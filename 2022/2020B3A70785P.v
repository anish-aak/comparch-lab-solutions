==> flow/design.v <==
module REG_8BIT(reg_out, num_in, clock, reset);
    input [7:0] num_in;
    input clock, reset;
    output reg [7:0] reg_out;
    always @(posedge clock) begin
        if(reset) begin
            reg_out = 8'b0000_0000;
        end
        else begin
            reg_out = num_in;
        end
    end
endmodule
module EXPANSION_BOX(in, out);
    input [3:0] in;
    output [7:0] out;
    assign out[0] = in[0];
    assign out[1] = in[2];
    assign out[2] = in[3];
    assign out[3] = in[1];
    assign out[4] = in[2];
    assign out[5] = in[1];
    assign out[6] = in[0];
    assign out[7] = in[3];
endmodule
module XOR_8BIT(xout_8, xin1_8, xin2_8);
    input [7:0] xin1_8, xin2_8;
    output [7:0] xout_8;
    assign xout_8 = xin1_8 ^ xin2_8;
endmodule
module XOR_4BIT(xout_4, xin1_4, xin2_4);
    input [3:0] xin1_4, xin2_4;
    output [3:0] xout_4;
    assign xout_4 = xin1_4 ^ xin2_4;
endmodule
module CONCAT(concat_out, concat_in1, concat_in2);
    input [3:0] concat_in1, concat_in2;
    output [7:0] concat_out;
    assign concat_out = {concat_in1, concat_in2};
endmodule
module MUX2x1(out, in, sel);
    input [1:0] in;
    input sel;
    output out;
    assign out = in[sel];
endmodule
module MUX8x4(out, in, sel);
    input [7:0] in;
    input sel;
    output [3:0] out;
    MUX2x1 m0(out[0], {in[4], in[0]}, sel);
    MUX2x1 m1(out[1], {in[5], in[1]}, sel);
    MUX2x1 m2(out[2], {in[6], in[2]}, sel);
    MUX2x1 m3(out[3], {in[7], in[3]}, sel);
endmodule
module FA(out, cout, inA, inB, cin);
    input inA, inB, cin;
    output out, cout;
    assign {cout, out} = inA + inB + cin;
endmodule
module CSA_4BIT(cin, inA, inB, cout, out);
    input [3:0] inA, inB;
    input cin;
    output [3:0] out;
    output cout;
    wire [3:0] o0, o1;
    wire c0, c1;
    wire w0, w1, w2;
    wire w3, w4, w5;
    FA f0(o0[0], w0, inA[0], inB[0], 1'b1);
    FA f1(o0[1], w1, inA[1], inB[1], w0);
    FA f2(o0[2], w2, inA[2], inB[2], w1);
    FA f3(o0[3], c0, inA[3], inB[3], w2);
    FA f4(o1[0], w3, inA[0], inB[0], 1'b0);
    FA f5(o1[1], w4, inA[1], inB[1], w3);
    FA f6(o1[2], w5, inA[2], inB[2], w4);
    FA f7(o1[3], c1, inA[3], inB[3], w5);
    MUX2x1 m0(cout, {c0, c1}, cin);
    MUX8x4 m1(out, {o0, o1}, cin);
endmodule
module ENCRYPT(number, key, clock, reset, enc_number);
    input clock, reset;
    input [7:0] key, number;
    output [7:0] enc_number;
    wire [7:0] rout0, rout1, expout, xout0;
    wire [3:0] xout1, csaout;
    wire cout;
    REG_8BIT r0(rout0, number, clock, reset);
    REG_8BIT r1(rout1, key, clock, reset);
    EXPANSION_BOX e0(rout0[3:0], expout);
    XOR_8BIT x0(xout0, expout, rout1);
    CSA_4BIT c0(rout1[0], xout0[7:4], xout0[3:0], cout, csaout);
    XOR_4BIT x1(xout1, rout0[7:4], csaout);
    CONCAT conc(enc_number, xout1, rout0[3:0]);
endmodule
module TESTBENCH;
    reg clock, reset;
    reg [7:0] key, number;
    wire [7:0] enc_number;
    ENCRYPT e(number, key, clock, reset, enc_number);
    initial begin
        clock = 1'b0;
        repeat(1000)
            #1 clock = ~clock;
    end
    initial begin
        $monitor($time, " num=%b, key=%b, enc_number=%b", number, key, enc_number);
        #1 reset = 1'b1;
        #2 reset = 1'b0; number = 8'b0100_0110; key = 8'b1001_0011;
        #2 number = 8'b1100_1001; key = 8'b1010_1100;
        #2 number = 8'b1010_0101; key = 8'b0101_1010;
        #2 number = 8'b1111_0000; key = 8'b1011_0001;
    end
endmodule
-- Reports on ENCRYPT
Tool output for the design above, in the order of the flow.
Lines are those of the file above, counted from 1.
Cell names lack the library's common part.
A cell with -- has no value.
- design top: ENCRYPT
- clock input: clock
- cell library: sky130hd
- corner: tt_025C_1v80

-- After elaboration
Yosys after proc, flatten, opt, wreduce and memory -nomap, before mapping. Enables and synchronous resets that opt folds into registers are not counted as muxes. Memory bits, and registers merged into a memory's read port (data or address), are not among the register bits. Print and check cells are not counted. Equal cells are merged and count once.
- register bits after elaboration: 16
- elaborated cells at 19
- noted add/sub/neg operators: 11
- shift operators at 4
- noted bitwise gates (word level): 2
- operators by type and width (operator ; count):
    adder 2 x 1 -> 2 bit ; 4
    indexed select 2 x 1 -> 1 bit ; 4
    bitwise XOR 8 bit ; 1
    adder 1 x 1 -> 2 bit ; 3
    bitwise XOR 4 bit ; 1
    adder 1 bit ; 3
    adder 2 x 1 -> 2 bit with constant B ; 1

-- Logic depth
Depth = most cells in a row (Yosys ltp): at word level without a register or memory, in the mapped netlist without a sequential cell, where the memories' decode and read muxes count.
- depth in word-level cells: 8
- noted ABC_AREA: 0
- mapped depth: 10

-- Mapped cells and area
Source: synth_stat.txt of the flow (Yosys; design flattened, memories mapped). It holds for the ABC_AREA given above (unset counts as 0); a run with the other value may have another netlist.
Totals and module areas in this step are rounded.
- cells by type (type ; count ; total area (um2)):
    dfxtp_1 ; 16 ; 320.307
    nor2b_1 ; 16 ; 100.096
    fa_1 ; 4 ; 80.077
    xnor2_1 ; 8 ; 70.067
    xor2_1 ; 5 ; 43.792
    buf_4 ; 4 ; 30.029
    inv_1 ; 8 ; 30.029
    ha_1 ; 2 ; 25.024
    mux2i_4 ; 1 ; 22.522
    xnor3_1 ; 1 ; 22.522
    mux2i_1 ; 2 ; 20.019
    buf_6 ; 1 ; 11.261
    clkbuf_1 ; 1 ; 3.754
- cells in the netlist: 69
- synthesis area at 780 um2
- sequential part of the area: 320 um2
- noted flip-flops: 16
- noted buffer cells: 6
The figures by module come from a second, unflattened synthesis with its own total; it is not the netlist above.
- cells (unflattened synthesis): 75
- area total of the unflattened synthesis: 890 um2
Each row is one instance without its submodules.
- by module (module ; instances ; cells ; area (um2)):
    REG_8BIT ; 2 ; 16 ; 210
    FA ; 8 ; 1 ; 20
    MUX2x1 ; 5 ; 1 ; 15
    XOR_8BIT ; 1 ; 8 ; 70
    CONCAT ; 1 ; 8 ; 60
    EXPANSION_BOX ; 1 ; 8 ; 60
    XOR_4BIT ; 1 ; 4 ; 35
    CSA_4BIT ; 1 ; 2 ; 7.5
    ENCRYPT ; 1 ; 0 ; 0.0
    MUX8x4 ; 1 ; 0 ; 0.0

-- Timing after synthesis
Path of least setup slack by OpenSTA after synthesis, without wires, with an ideal clock, recovery checks aside; 20% of the period is set as input and as output delay. Where synthesis merged equal registers, the netlist keeps one of their names.
- kind: reg2out
- start point: reg r1.reg_out[0]
- end point: out enc_number[7]
- clock period at 3.71 ns
- noted output delay: 0.742 ns
- noted launch time at the first pin: 0.000 ns
- noted arrival: 2.051 ns
- slack at 0.917 ns
- noted path delay: 2.051 ns
- noted driving pins on the path: 11
- buffers on the path: 1
- synthesis period reached at 2.793 ns
"path delay" = arrival - input delay + setup time.
At an output port there is no setup time.
"driving pins on the path": output pins that drive a net of the path, with the launching flip-flop's if there is one; two outputs of one cell count as two.
"synthesis period reached" = period - worst setup slack (recovery checks aside). The figure is calculated, with input and output delays left at 20% of the set period.
Between the ends stands the longest chain of elaborated cells between them, by number of cells; it is not shown to be the way that was timed. Of several equally long chains one is given.
A line is the first line of the expression or statement that the cell stems from. Yosys adds cells for indexed reads and writes and turns some case tables into memories.
- cells stage by stage: dfxtp_1 > buf_6 > xnor2_1 > inv_1 > ha_1 > inv_1 > fa_1 > inv_1 > fa_1 > mux2i_4 > xnor3_1
- noted length of the longest elaborated chain: 8
- noted elaborated cells on any way between the ends: 11
- classes of those cells: 8 x add/sub; 1 x shift; 2 x logic
- ends and longest elaborated chain, after synthesis (item ; RTL line ; text):
    from (decl) ; 4 ; output reg [7:0] reg_out;
    from (assign) ; 7 ; reg_out = 8'b0000_0000;
    from (assign) ; 10 ; reg_out = num_in;
    bitwise XOR 8 bit ; 29 ; assign xout_8 = xin1_8 ^ xin2_8;
    adder 1 x 1 -> 2 bit ; 59 ; assign {cout, out} = inA + inB + cin;
    adder 2 x 1 -> 2 bit (3 in a row) ; 59 ;
    adder 1 bit ; 59 ;
    indexed select 2 x 1 -> 1 bit ; 45 ; assign out = in[sel];
    bitwise XOR 4 bit ; 34 ; assign xout_4 = xin1_4 ^ xin2_4;
    to (decl) ; 84 ; output [7:0] enc_number;

-- Timing after layout
From the final timing report of run A: the path of least setup slack in the routed layout; clock arrival at registers is part of the times.
- kind: reg2out
- start point: reg r0.reg_out[2]
- end point: out enc_number[6]
- clock period at 2.76 ns
- noted output delay: 0.55 ns
- noted launch time at the first pin: 0.28 ns
- noted arrival: 2.36 ns
- slack at -0.15 ns
- noted driving pins on the path: 10
- buffers on the path: 1
Between the ends stands the longest chain of elaborated cells between them, by number of cells; it is not shown to be the way that was timed. Of several equally long chains one is given.
- cells stage by stage: dfxtp_2 > xor2_2 > inv_1 > ha_2 > fa_2 > fa_2 > inv_1 > mux2i_1 > xnor2_1 > buf_2
- noted length of the longest elaborated chain: 7
- noted elaborated cells on any way between the ends: 10
- classes of those cells: 7 x add/sub; 1 x shift; 2 x logic
- ends and longest elaborated chain, after layout (item ; RTL line ; text):
    from (decl) ; 4 ; output reg [7:0] reg_out;
    from (assign) ; 7 ; reg_out = 8'b0000_0000;
    from (assign) ; 10 ; reg_out = num_in;
    bitwise XOR 8 bit ; 29 ; assign xout_8 = xin1_8 ^ xin2_8;
    adder 1 x 1 -> 2 bit ; 59 ; assign {cout, out} = inA + inB + cin;
    adder 2 x 1 -> 2 bit (3 in a row) ; 59 ;
    indexed select 2 x 1 -> 1 bit ; 45 ; assign out = in[sel];
    bitwise XOR 4 bit ; 34 ; assign xout_4 = xin1_4 ^ xin2_4;
    to (decl) ; 84 ; output [7:0] enc_number;

--- measured runs ---
Measured data: module ENCRYPT, platform sky130hd, 2 stored runs of the flow under differing settings, order arbitrary. Input and output delays are each 20% of the period that was set; the output load is 0.01 pF.
"period achieved" = clock period - worst setup slack. The figure is calculated, with input and output delays left at 20% of the set period.
"critical setup path time" is the time allowed to the run's worst setup path (the clock period less input and output delay, where it has them) less its slack. Clock arrival times count: a late capture clock shortens it, a late launch clock lengthens it.
By "total power after layout" is meant OpenSTA's value without simulated activity: inputs other than the clock are taken to toggle once in ten clock periods, and the tool carries that through the logic.
The measured numbers are rounded.

Run A
Settings were period_ns = 2.76; CORE_UTILIZATION = 38; SETUP_SLACK_MARGIN = 0.09; PLACE_DENSITY_LB_ADDON = 0.16; TNS_END_PERCENT = 15; CAP_MARGIN = 15; SLEW_MARGIN = 0; MAX_ROUTING_LAYER = met5; CORE_MARGIN = 2
- post-synthesis cell area: 780 um2
- die size at 2400 um2
- standard-cell area after layout: 1100 um2
- noted the utilization after routing: 0.58
- noted the setup slack of the critical path: -0.15 ns
- sum of negative setup slack: -0.22 ns
- worst hold slack at 0.81 ns
- total power after layout at 0.59 mW
- period achieved at 2.909 ns
- critical setup path time at 2.36 ns
- critical path kind: reg2out

Run B
Settings were period_ns = 2.68; CAP_MARGIN = 20; CORE_MARGIN = 2; CORE_UTILIZATION = 40; SLEW_MARGIN = 20
- post-synthesis cell area: 780 um2
- die size at 2300 um2
- standard-cell area after layout: 1200 um2
- noted the utilization after routing: 0.65
- noted the setup slack of the critical path: -0.20 ns
- sum of negative setup slack: -0.25 ns
- worst hold slack at 0.79 ns
- total power after layout at 0.62 mW
- period achieved at 2.878 ns
- critical setup path time at 2.34 ns
- critical path kind: reg2out
--- end ---
